==> flow/design.v <==
module UART_RX #(
    parameter BAUD_RATE   = 9600,             
    parameter CLK_FREQ    = 100_000_000,      
    parameter DATA_BITS   = 8                 
)(
    input                   PCLK,             
    input                   PRESETn,          
    input                   rx_serial,        
    output reg [DATA_BITS-1:0] rx_data,       
    output reg              rx_ready,         
    output reg              rx_busy,          
    output reg              frame_error       
);
    localparam CLKS_PER_BIT = CLK_FREQ / BAUD_RATE;
    localparam CNTW = $clog2(CLKS_PER_BIT);
    localparam S_IDLE  = 2'b00;   
    localparam S_START = 2'b01;   
    localparam S_DATA  = 2'b10;   
    localparam S_STOP  = 2'b11;   
    reg [1:0] state;                    
    reg [CNTW:0] clk_cnt;               
    reg [$clog2(DATA_BITS):0] bit_cnt;  
    reg [DATA_BITS-1:0] shift_reg;      
    always @(posedge PCLK or negedge PRESETn) begin
        if (!PRESETn) begin
            state       <= S_IDLE;
            clk_cnt     <= 0;
            bit_cnt     <= 0;
            shift_reg   <= 0;
            rx_data     <= 0;
            rx_ready    <= 0;
            rx_busy     <= 0;
            frame_error <= 0;
        end else begin
            rx_ready <= 0;
            case (state)
                S_IDLE: begin
                    rx_busy     <= 0;   
                    frame_error <= 0;   
                    if (rx_serial == 1'b0) begin
                        state   <= S_START;
                        clk_cnt <= 0;     
                        rx_busy <= 1;     
                    end
                end
                S_START: begin
                    if (clk_cnt == (CLKS_PER_BIT/2)) begin
                        if (rx_serial == 1'b0) begin
                            state   <= S_DATA;
                            clk_cnt <= 0;      
                            bit_cnt <= 0;      
                        end else begin
                            state <= S_IDLE;   
                        end
                    end else begin
                        clk_cnt <= clk_cnt + 1;
                    end
                end
                S_DATA: begin
                    if (clk_cnt == CLKS_PER_BIT-1) begin
                        clk_cnt <= 0;  
                        shift_reg <= {rx_serial, shift_reg[DATA_BITS-1:1]};
                        if (bit_cnt == DATA_BITS-1) begin
                            state <= S_STOP;
                        end
                        bit_cnt <= bit_cnt + 1;  
                    end else begin
                        clk_cnt <= clk_cnt + 1;
                    end
                end
                S_STOP: begin
                    if (clk_cnt == CLKS_PER_BIT-1) begin
                        clk_cnt <= 0;
                        if (rx_serial == 1'b1) begin
                            rx_data     <= shift_reg;  
                            rx_ready    <= 1;          
                            frame_error <= 0;          
                        end else begin
                            frame_error <= 1;
                        end
                        state <= S_IDLE;  
                    end else begin
                        clk_cnt <= clk_cnt + 1;
                    end
                end
            endcase
        end
    end
endmodule
### Step by step through the tools: UART_RX

The steps from the RTL of UART_RX to its reports follow in flow order.
Line numbers count from 1 in the design file above.
Library cell names are shortened.
A cell with - has no value.

* top module: UART_RX
* clock input: PCLK
* library: sky130hd
* corner: tt_025C_1v80

### Word level

Counts by Yosys on the flattened word-level netlist (proc, flatten, opt, wreduce; memories kept). Register bits leave out memories and registers merged into their read ports (data or address). Print and check cells are left out. Cells with the same type and inputs are merged into one.

* $add $sub $neg: 2
* muxes and demuxes: 21
* reduce/logical cells: 10
* equal/unequal tests: 12

Operator list (number)
* 15-bit parallel mux with 3-bit select: 1
* 15-bit two-way mux: 3
* 15-bit by 1-bit adder with 15-bit output (second input constant): 1
* 15-bit by 13-bit == test with 1-bit output (second input constant): 1
* 15-bit by 14-bit == test with 1-bit output (second input constant): 1
* 2-bit != test (second input constant): 6
* 4-bit two-way mux: 3
* 2-bit two-way mux: 6
* 4-bit parallel mux with 2-bit select: 1
* 2-bit parallel mux with 4-bit select: 1
* 6-bit AND reduction: 1
* 1-bit two-way mux: 5
* 2-bit == test (second input constant): 2
* 2-bit AND reduction: 2
* 2-bit nonzero test: 2
* 4-bit by 1-bit adder with 4-bit output (second input constant): 1
* 4-bit by 3-bit == test with 1-bit output (second input constant): 1
* 4-bit AND reduction: 1
* 4-bit nonzero test: 1
* 3-bit AND reduction: 1
* 2-bit by 1-bit == test with 1-bit output (second input constant): 1
* 2-bit zero test: 1
* 2-bit OR reduction: 1
* 1-bit parallel mux with 2-bit select: 1

* input bits: 3
* output and inout port bits: 11
* register bits: 40

### Depth

Longest topological path by Yosys (ltp), each cell counted once; first at word level (registers and memories cut), then after technology mapping (sequential cells cut; the memories' decode and read muxes count).

* depth in word-level cells: 4
* ABC_AREA: 0
* gate-level depth with buffers: 8

### After synthesis

The flow's flattened synthesis, as Yosys stat reports it; memories are mapped. The netlist is that of the ABC_AREA named above (0 if unset); the other value can give another one.

* synthesis area: 2205.9 um2
* cells in the netlist: 204
* flip-flop cells: 42
* buffers: 10

Cells by type (number)
* dfrtp_1: 41
* mux2_2: 17
* nand2_1: 20
* a22o_1: 7
* nand4bb_4: 2
* mux2i_1: 5
* o21ai_0: 10
* inv_1: 12
* nor4_4: 2
* a21oi_1: 8
* nand3_1: 8
* ha_1: 3
* nand3b_1: 5
* clkbuf_1: 8
* dfstp_2: 1
* xor2_1: 3
* nand2b_1: 4
* nand4_1: 4

Not listed: further types 26, cells in them 44.

### Worst setup path after synthesis

Source: OpenSTA report_checks on the synthesized netlist (no wires, ideal clock, input and output delay 20% of the period each), path of least setup slack; recovery checks are left aside. Register names are those of the netlist, which keeps one name where synthesis merged equal registers.

* path type: reg2reg
* start: register clk_cnt[1]
* end: register clk_cnt[5]
* delay of the path: 2.235 ns
* data required time: 1.949 ns
* stages on the path: 9
* buffers on the path: 1
* slack: -0.165 ns
* clock period: 2.07 ns
* time at the first pin: 0.000 ns
* data arrival time: 2.114 ns
* synthesis period reached: 2.235 ns

"delay of the path" = arrival - input delay + setup time.
"stages on the path": output pins that drive a net of the path, with the launching flip-flop's if there is one; two outputs of one cell count as two.
"synthesis period reached" = period - worst setup slack (recovery checks aside). The figure is calculated, with input and output delays left at 20% of the set period.
Between the ends stands the longest chain of elaborated cells between them, by number of cells; it is not shown to be the way that was timed. Of several equally long chains one is given.
Each line given opens the expression or statement behind the cell; cells for indexed reads and writes are added by Yosys, which also makes memories of some case tables.
At most two assigning lines are given for a register; there are more.

* cells stage by stage: dfrtp_1 > inv_1 > ha_1 > or4b_4 > o41ai_2 > o21ai_1 > buf_2 > a21o_1 > a22o_1
* length of the longest elaborated chain: 3
* elaborated cells between the ends (all ways): 6
* classes of those cells: add/sub (1); eq/ne (2); mux (3)

RTL lines, path after synthesis
* start, declared: line 21 `reg [CNTW:0] clk_cnt;`
* start, assigned: line 56 `clk_cnt <= clk_cnt + 1;`
* start, assigned: line 68 `clk_cnt <= clk_cnt + 1;`
* 15-bit by 1-bit adder with 15-bit output: line 68
* 15-bit two-way mux: line 60 `if (clk_cnt == CLKS_PER_BIT-1) begin`
* 15-bit parallel mux with 3-bit select: line 36 `case (state)`
* end, assigned: line 56
* end, assigned: line 68
* end, declared: line 21

### Path in the finished layout

From the final timing report of run 1: the path of least setup slack in the routed layout; clock arrival at registers is part of the times.

* path type: reg2reg
* start: register clk_cnt[1]
* end: register clk_cnt[5]
* data required time: 2.90 ns
* slack: 0.33 ns
* data arrival time: 2.57 ns
* clock period: 2.72 ns
* buffers on the path: 1
* stages on the path: 9
* time at the first pin: 0.29 ns

Between the ends stands the longest chain of elaborated cells between them, by number of cells; it is not shown to be the way that was timed. Of several equally long chains one is given.
At most two assigning lines are given for a register; there are more.

* cells stage by stage: dfrtp_1 > inv_1 > ha_1 > or4b_4 > o41ai_2 > o21ai_1 > buf_4 > a21o_1 > a22o_1
* length of the longest elaborated chain: 3
* elaborated cells between the ends (all ways): 6
* classes of those cells: add/sub (1); eq/ne (2); mux (3)

RTL lines, path post-layout
* start, declared: line 21 `reg [CNTW:0] clk_cnt;`
* start, assigned: line 56 `clk_cnt <= clk_cnt + 1;`
* start, assigned: line 68 `clk_cnt <= clk_cnt + 1;`
* 15-bit by 1-bit adder with 15-bit output: line 68
* 15-bit two-way mux: line 60 `if (clk_cnt == CLKS_PER_BIT-1) begin`
* 15-bit parallel mux with 3-bit select: line 36 `case (state)`
* end, assigned: line 56
* end, assigned: line 68
* end, declared: line 21

Subject: flow runs of UART_RX

Hi,

Flow measurements of UART_RX on sky130hd: 2 stored runs with different settings, listed in no order. Input and output delays are each 20% of the period that was set; the output load is 0.01 pF.
"achieved clock period": clock period set for the run, less the worst setup slack. It is reckoned from that one timing run; input and output delays stay at 20% of the period that was set.
"critical setup path time": the worst setup path's part of the clock period (all of it between registers, 20% less for each end at a port) less its slack. A launch clock that arrives late makes it longer, a capture clock that arrives late makes it shorter.
By "overall power" is meant OpenSTA's value without simulated activity: inputs other than the clock are taken to toggle once in ten clock periods, and the tool carries that through the logic.

### Run 1

Settings: `period_ns=2.72`, `SETUP_SLACK_MARGIN=-0.22`, `CAP_MARGIN=20`, `CORE_MARGIN=2`, `CORE_UTILIZATION=40`, `SLEW_MARGIN=20`

- Final utilization: 47.3 %
- Achieved clock period: 2.390 ns
- Worst slack on setup checks: 0.330 ns
- Setup total negative slack: 0.000 ns
- Total die area: 6124.6 um2
- Standard-cell area of the final layout: 2556.2 um2
- Critical setup path time: 2.39 ns
- Worst setup path type: reg2reg
- Netlist area reported by Yosys: 2205.9 um2
- Overall power: 1.249 mW

### Run 2

Settings: `period_ns=2.32`, `CORE_UTILIZATION=20`, `SETUP_SLACK_MARGIN=0.32`, `PLACE_DENSITY_LB_ADDON=0.28`, `CORE_ASPECT_RATIO=0.88`, `CELL_PAD_IN_SITES_GLOBAL_PLACEMENT=0`, `TNS_END_PERCENT=70`, `ABC_AREA=0`, `GPL_TIMING_DRIVEN=1`, `GPL_ROUTABILITY_DRIVEN=0`, `CTS_CLUSTER_SIZE=36`, `CAP_MARGIN=5`, `MAX_ROUTING_LAYER=met5`, `CORE_MARGIN=2`, `SLEW_MARGIN=20`

- Total die area: 11887.2 um2
- Setup total negative slack: 0.000 ns
- Achieved clock period: 2.120 ns
- Final utilization: 28.0 %
- Worst slack on setup checks: 0.200 ns
- Standard-cell area of the final layout: 2965.3 um2
- Overall power: 1.487 mW
- Netlist area reported by Yosys: 2205.9 um2
- Critical setup path time: 2.12 ns
- Worst setup path type: reg2reg

Regards
