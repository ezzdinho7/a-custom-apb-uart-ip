==> flow/design.v <==
module UART_TX #(
    parameter BAUD_RATE   = 9600,            
    parameter CLK_FREQ    = 100_000_000,     
    parameter DATA_BITS   = 8                
)(
    input                       PCLK,        
    input                       PRESETn,     
    input                       tx_en,       
    input   [DATA_BITS-1:0]     tx_data,     
    output  reg                 tx_busy,     
    output  reg                 tx_done,     
    output  reg                 tx_serial    
);
    localparam CLKS_PER_BIT = CLK_FREQ / BAUD_RATE;   
    localparam CNTW = $clog2(CLKS_PER_BIT);           
    localparam S_IDLE  = 2'b00;   
    localparam S_START = 2'b01;   
    localparam S_DATA  = 2'b10;   
    localparam S_STOP  = 2'b11;   
    reg [1:0] state;                          
    reg [CNTW:0] clk_cnt;                     
    reg [$clog2(DATA_BITS):0] bit_cnt;        
    reg [DATA_BITS-1:0] shift_reg;            
    always @(posedge PCLK or negedge PRESETn) begin
        if (!PRESETn) begin
            state     <= S_IDLE;
            clk_cnt   <= 0;
            bit_cnt   <= 0;
            shift_reg <= 0;
            tx_serial <= 1'b1;    
            tx_busy   <= 1'b0;
            tx_done   <= 1'b0;
        end else begin
            tx_done <= 1'b0;
            case (state)
                S_IDLE: begin
                    tx_serial <= 1'b1;   
                    tx_busy   <= 1'b0;
                    clk_cnt   <= 0;
                    bit_cnt   <= 0;
                    if (tx_en) begin
                        state     <= S_START;
                        shift_reg <= tx_data;  
                        tx_busy   <= 1'b1;
                    end
                end
                S_START: begin
                    tx_serial <= 1'b0;  
                    if (clk_cnt == CLKS_PER_BIT-1) begin
                        clk_cnt <= 0;
                        state   <= S_DATA;  
                    end else
                        clk_cnt <= clk_cnt + 1;
                end
                S_DATA: begin
                    tx_serial <= shift_reg[0];  
                    if (clk_cnt == CLKS_PER_BIT-1) begin
                        clk_cnt   <= 0;
                        shift_reg <= shift_reg >> 1;  
                        if (bit_cnt == DATA_BITS-1) begin
                            state   <= S_STOP;  
                            bit_cnt <= 0;
                        end else
                            bit_cnt <= bit_cnt + 1;  
                    end else
                        clk_cnt <= clk_cnt + 1;
                end
                S_STOP: begin
                    tx_serial <= 1'b1;  
                    if (clk_cnt == CLKS_PER_BIT-1) begin
                        clk_cnt <= 0;
                        state   <= S_IDLE;   
                        tx_done <= 1'b1;     
                    end else
                        clk_cnt <= clk_cnt + 1;
                end
            endcase
        end
    end
endmodule
# Tool chain data of UART_TX
# The steps from the RTL of UART_TX to its reports follow in flow order.
# Lines are those of the file above, counted from 1.
# Operators: Yosys type, input widths -> output width; for muxes data width and select width s.
# Library cell names are shortened.
# A cell with -- has no value.
[design] top_module="UART_TX" clock_port="PCLK" cell_library="sky130hd" lib_corner="tt_025C_1v80"

# Elaborated design
# Source: Yosys, flattened and elaborated, memories not mapped. Widths are those after wreduce. Registers that Yosys merges into a memory's read port (data or address) are not register bits. Print and check cells do not count. Equal cells are merged and count once.
[word_totals] ff_bits=32 inputBits=11 out_inout_bits=3 elab_cells=45
[op_classes] add_sub_neg=2 equal=10 n_mux=18 n_reduce_logical=8
[ops] cell="$pmux 15 s2" count=1
[ops] cell="$pmux 8 s2" count=1
[ops] cell="$mux 8" count=2
[ops] cell="$add 15x1->15 const B" count=1
[ops] cell="$eq 15x14->1 const B" count=1
[ops] cell="$mux 15" count=1
[ops] cell="$ne 2x2->1 const B" count=5
[ops] cell="$mux 2" count=5
[ops] cell="$pmux 4 s2" count=1
[ops] cell="$pmux 2 s4" count=1
[ops] cell="$mux 4" count=2
[ops] cell="$reduce_and 6->1" count=1
[ops] cell="$eq 2x2->1 const B" count=2
[ops] cell="$add 4x1->4 const B" count=1
[ops] cell="$eq 4x3->1 const B" count=1
[ops] cell="$reduce_bool 4->1" count=1
[ops] cell="$reduce_and 3->1" count=1
[ops] cell="$reduce_or 3->1" count=1
[ops] cell="$pmux 1 s3" count=1
[ops] cell="$mux 1" count=3
[ops] cell="$eq 2x1->1 const B" count=1
[ops] cell="$logic_not 2->1" count=1
[ops] cell="$reduce_and 2->1" count=1
[ops] cell="$reduce_bool 2->1" count=1
[ops] cell="$reduce_or 2->1" count=1

# Depth
# Longest topological path by Yosys (ltp), each cell counted once; first at word level (registers and memories cut), then after technology mapping (sequential cells cut; the memories' decode and read muxes count).
[depth] word_depth=4 abc_area=0 ltp_mapped=6 depth_no_buf=5

# Synthesis result
# Source: synth_stat.txt of the flow (Yosys; design flattened, memories mapped). It holds for the ABC_AREA given above (unset counts as 0); a run with the other value may have another netlist.
# Totals and module areas in this step are rounded.
[types] type="dfrtp_1" count=32 area_total_um2=800.768
[types] type="nand3_1" count=25 area_total_um2=125.12
[types] type="xnor2_1" count=9 area_total_um2=78.826
[types] type="nor2_1" count=19 area_total_um2=71.318
[types] type="dfstp_2" count=2 area_total_um2=52.55
[types] type="nand4_1" count=8 area_total_um2=50.048
[types] type="nand2_1" count=13 area_total_um2=48.797
[types] type="a22oi_1" count=6 area_total_um2=45.043
[types] type="xor2_1" count=4 area_total_um2=35.034
[types] type="nor4_1" count=5 area_total_um2=31.28
[types] type="inv_1" count=8 area_total_um2=30.029
[types] type="ha_1" count=2 area_total_um2=25.024
[types] type="nand4b_4" count=1 area_total_um2=23.773
[types] type="nor4b_4" count=1 area_total_um2=23.773
[types] type="a221o_1" count=2 area_total_um2=20.019
[types] type="and4b_1" count=2 area_total_um2=20.019
[types] type="mux2i_1" count=2 area_total_um2=20.019
[types] type="nor3_1" count=4 area_total_um2=20.019
# Other cell types: 18; their cells: 23.
[synth_totals] mapped_cells=168 yosys_area_um2=1700 seqArea_um2=850 ffs=34 n_buf=6

# Path before layout
# OpenSTA on the mapped netlist: ideal clock, no wires. The path of least setup slack (recovery checks aside). Input and output delay are each 20% of the period. Register names are those of the netlist, which keeps one name where synthesis merged equal registers.
[synth_timing] kind="input-to-reg" start="in tx_en" end="reg shift_reg[4]" clock_period_ns=3.32 in_delay_ns=0.664 setup_ns=0.126 launch_ns=0.664 t_arrival_ns=1.478 required_ns=3.194 path_slack_ns=1.716 delay_ns=0.940 stages=3 n_path_buf=0 period_less_setup_slack_ns=1.604
# "delay_ns" is the arrival time less input delay plus setup time.
# "stages": output pins that drive a net of the path, with the launching flip-flop's if there is one; two outputs of one cell count as two.
# "period_less_setup_slack_ns" is the clock period less the worst setup slack; recovery checks do not enter. This is arithmetic on one report: input and output delays are still those of the set period (20% each).
# The rows between start and end are the longest chain of elaborated cells between them; the timing report does not say that the signal goes this way. Where chains are equally long, one stands for them.
# A line is the first line of the expression or statement that the cell stems from. Yosys adds cells for indexed reads and writes and turns some case tables into memories.
# A register here has more assigning lines than the two given.
[synth_between] path_cell_list="mux2i_2 nor2_1 a221o_1" elab_chain_cells=2 cone_cells=4 lines_between=2 cone_classes="1 x eq/ne; 2 x mux; 1 x reduce/logical"
[synth_lines] element="start, declared" line_no=8 text="input                       tx_en,"
[synth_lines] element="$mux 8" line_no=41 text="if (tx_en) begin"
[synth_lines] element="$pmux 8 s2" line_no=35 text="case (state)"
[synth_lines] element="end, assigned" line_no=43 text="shift_reg <= tx_data;"
[synth_lines] element="end, assigned" line_no=59 text="shift_reg <= shift_reg >> 1;"
[synth_lines] element="end, declared" line_no=23 text="reg [DATA_BITS-1:0] shift_reg;"

# Timing after layout
# From the final timing report of flow run B: the path of least setup slack in the routed layout; clock arrival at registers is part of the times.
[layout_timing] kind="reg-to-reg" start="reg state" end="reg shift_reg[0]" clock_period_ns=2.63 setup_ns=0.06 launch_ns=0.34 t_arrival_ns=2.34 required_ns=2.91 path_slack_ns=0.57 stages=5 n_path_buf=0
# An end named without its bit number is one bit of that signal or, where synthesis recoded a state register, one of its new flip-flops.
# A register here has more assigning lines than the two given.
[layout_between] path_cell_list="dfrtp_1 mux2i_2 nor2_1 a22oi_1 nand3_1"
[layout_lines] element="start, declared" line_no=20 text="reg [1:0] state;"
[layout_lines] element="start, assigned" line_no=26 text="state     <= S_IDLE;"
[layout_lines] element="start, assigned" line_no=42 text="state     <= S_START;"
[layout_lines] element="end, assigned" line_no=43 text="shift_reg <= tx_data;"
[layout_lines] element="end, assigned" line_no=59 text="shift_reg <= shift_reg >> 1;"
[layout_lines] element="end, declared" line_no=23 text="reg [DATA_BITS-1:0] shift_reg;"
# No chain of elaborated cells between the ends is given.

Ticket comment

Record of 2 stored runs of the RTL-to-layout flow on UART_TX, platform sky130hd. The runs are unordered. Constraints: input delay and output delay 20% of the set period each, output load 0.01 pF.
"clock_period_reached_ns" means the clock period less the worst setup slack. The figure is calculated, with input and output delays left at 20% of the set period.
"critical_path_time_ns" = time allowed to the worst setup path (clock period - input delay - output delay, where it has them) - its slack; a late launch clock adds to it, a late capture clock takes from it.
"totalPower_uw" rests on the timing tool's default activity at the inputs, not on a simulated workload.
Results are given in rounded form.

[flow] flow run A: files
==> flow/run.sh <==
#!/bin/bash
# the make line also repeats the synthesis and layout settings of config.mk as NAME=value (left out here)
make -C /OpenROAD-flow-scripts/flow DESIGN_CONFIG=/design/flow/config.mk WORK_HOME=/design/flow/orfs CLKGATE_MAP_FILE= finish
==> flow/config.mk <==
export PLATFORM = sky130hd
export DESIGN_NAME = UART_TX
export DESIGN_NICKNAME = UART_TX
export VERILOG_FILES = /design/flow/design.v
export SDC_FILE = /design/flow/constraint.sdc
export NUM_CORES = 4
export LEC_CHECK = 0
export CAP_MARGIN = 10
export CELL_PAD_IN_SITES_DETAIL_PLACEMENT = 2
export CELL_PAD_IN_SITES_GLOBAL_PLACEMENT = 1
export CORE_ASPECT_RATIO = 0.64
export CORE_MARGIN = 2
export CORE_UTILIZATION = 51
export CTS_CLUSTER_DIAMETER = 87
export CTS_CLUSTER_SIZE = 61
export GPL_ROUTABILITY_DRIVEN = 0
export MAX_ROUTING_LAYER = met5
export MIN_ROUTING_LAYER = met1
export PLACE_DENSITY = 0.57
export SLEW_MARGIN = 40
==> flow/constraint.sdc <==
create_clock -name core_clock -period 1.42 [get_ports {PCLK}]
set_input_delay 0.2840 -clock core_clock [delete_from_list [all_inputs] [get_ports {PCLK}]]
set_output_delay 0.2840 -clock core_clock [all_outputs]
set_load 0.01 [all_outputs]

[flow] flow run A: no final report: placement broke off with DPL-0033

[flow] flow run B: files
==> flow/run.sh <==
#!/bin/bash
# the make line also repeats the synthesis and layout settings of config.mk as NAME=value (left out here)
make -C /OpenROAD-flow-scripts/flow DESIGN_CONFIG=/design/flow/config.mk WORK_HOME=/design/flow/orfs CLKGATE_MAP_FILE= finish
==> flow/config.mk <==
export PLATFORM = sky130hd
export DESIGN_NAME = UART_TX
export DESIGN_NICKNAME = UART_TX
export VERILOG_FILES = /design/flow/design.v
export SDC_FILE = /design/flow/constraint.sdc
export NUM_CORES = 4
export LEC_CHECK = 0
export CAP_MARGIN = 20
export CORE_MARGIN = 8
export CORE_UTILIZATION = 70
export CTS_CLUSTER_DIAMETER = 161
export GPL_ROUTABILITY_DRIVEN = 0
export MIN_ROUTING_LAYER = met1
export PLACE_DENSITY_LB_ADDON = 0.3
export SETUP_SLACK_MARGIN = 0.35
export SLEW_MARGIN = 25
export TNS_END_PERCENT = 70
==> flow/constraint.sdc <==
create_clock -name core_clock -period 2.63 [get_ports {PCLK}]
set_input_delay 0.5260 -clock core_clock [delete_from_list [all_inputs] [get_ports {PCLK}]]
set_output_delay 0.5260 -clock core_clock [all_outputs]
set_load 0.01 [all_outputs]

[flow] flow run B: metrics
[metrics] ys_area_um2 = 1700
[metrics] die_area_um2 = 4200
[metrics] final_cell_area_um2 = 1900
[metrics] finalUtil_frac = 0.84
[metrics] timing.setup.ws_ns = 0.57
[metrics] setup_tns_ns = 0.000
[metrics] final_hold_ws_ns = 0.50
[metrics] totalPower_uw = 910
[metrics] clock_period_reached_ns = 2.057
[metrics] critical_path_time_ns = 2.06
[metrics] worstPathKind = reg-to-reg
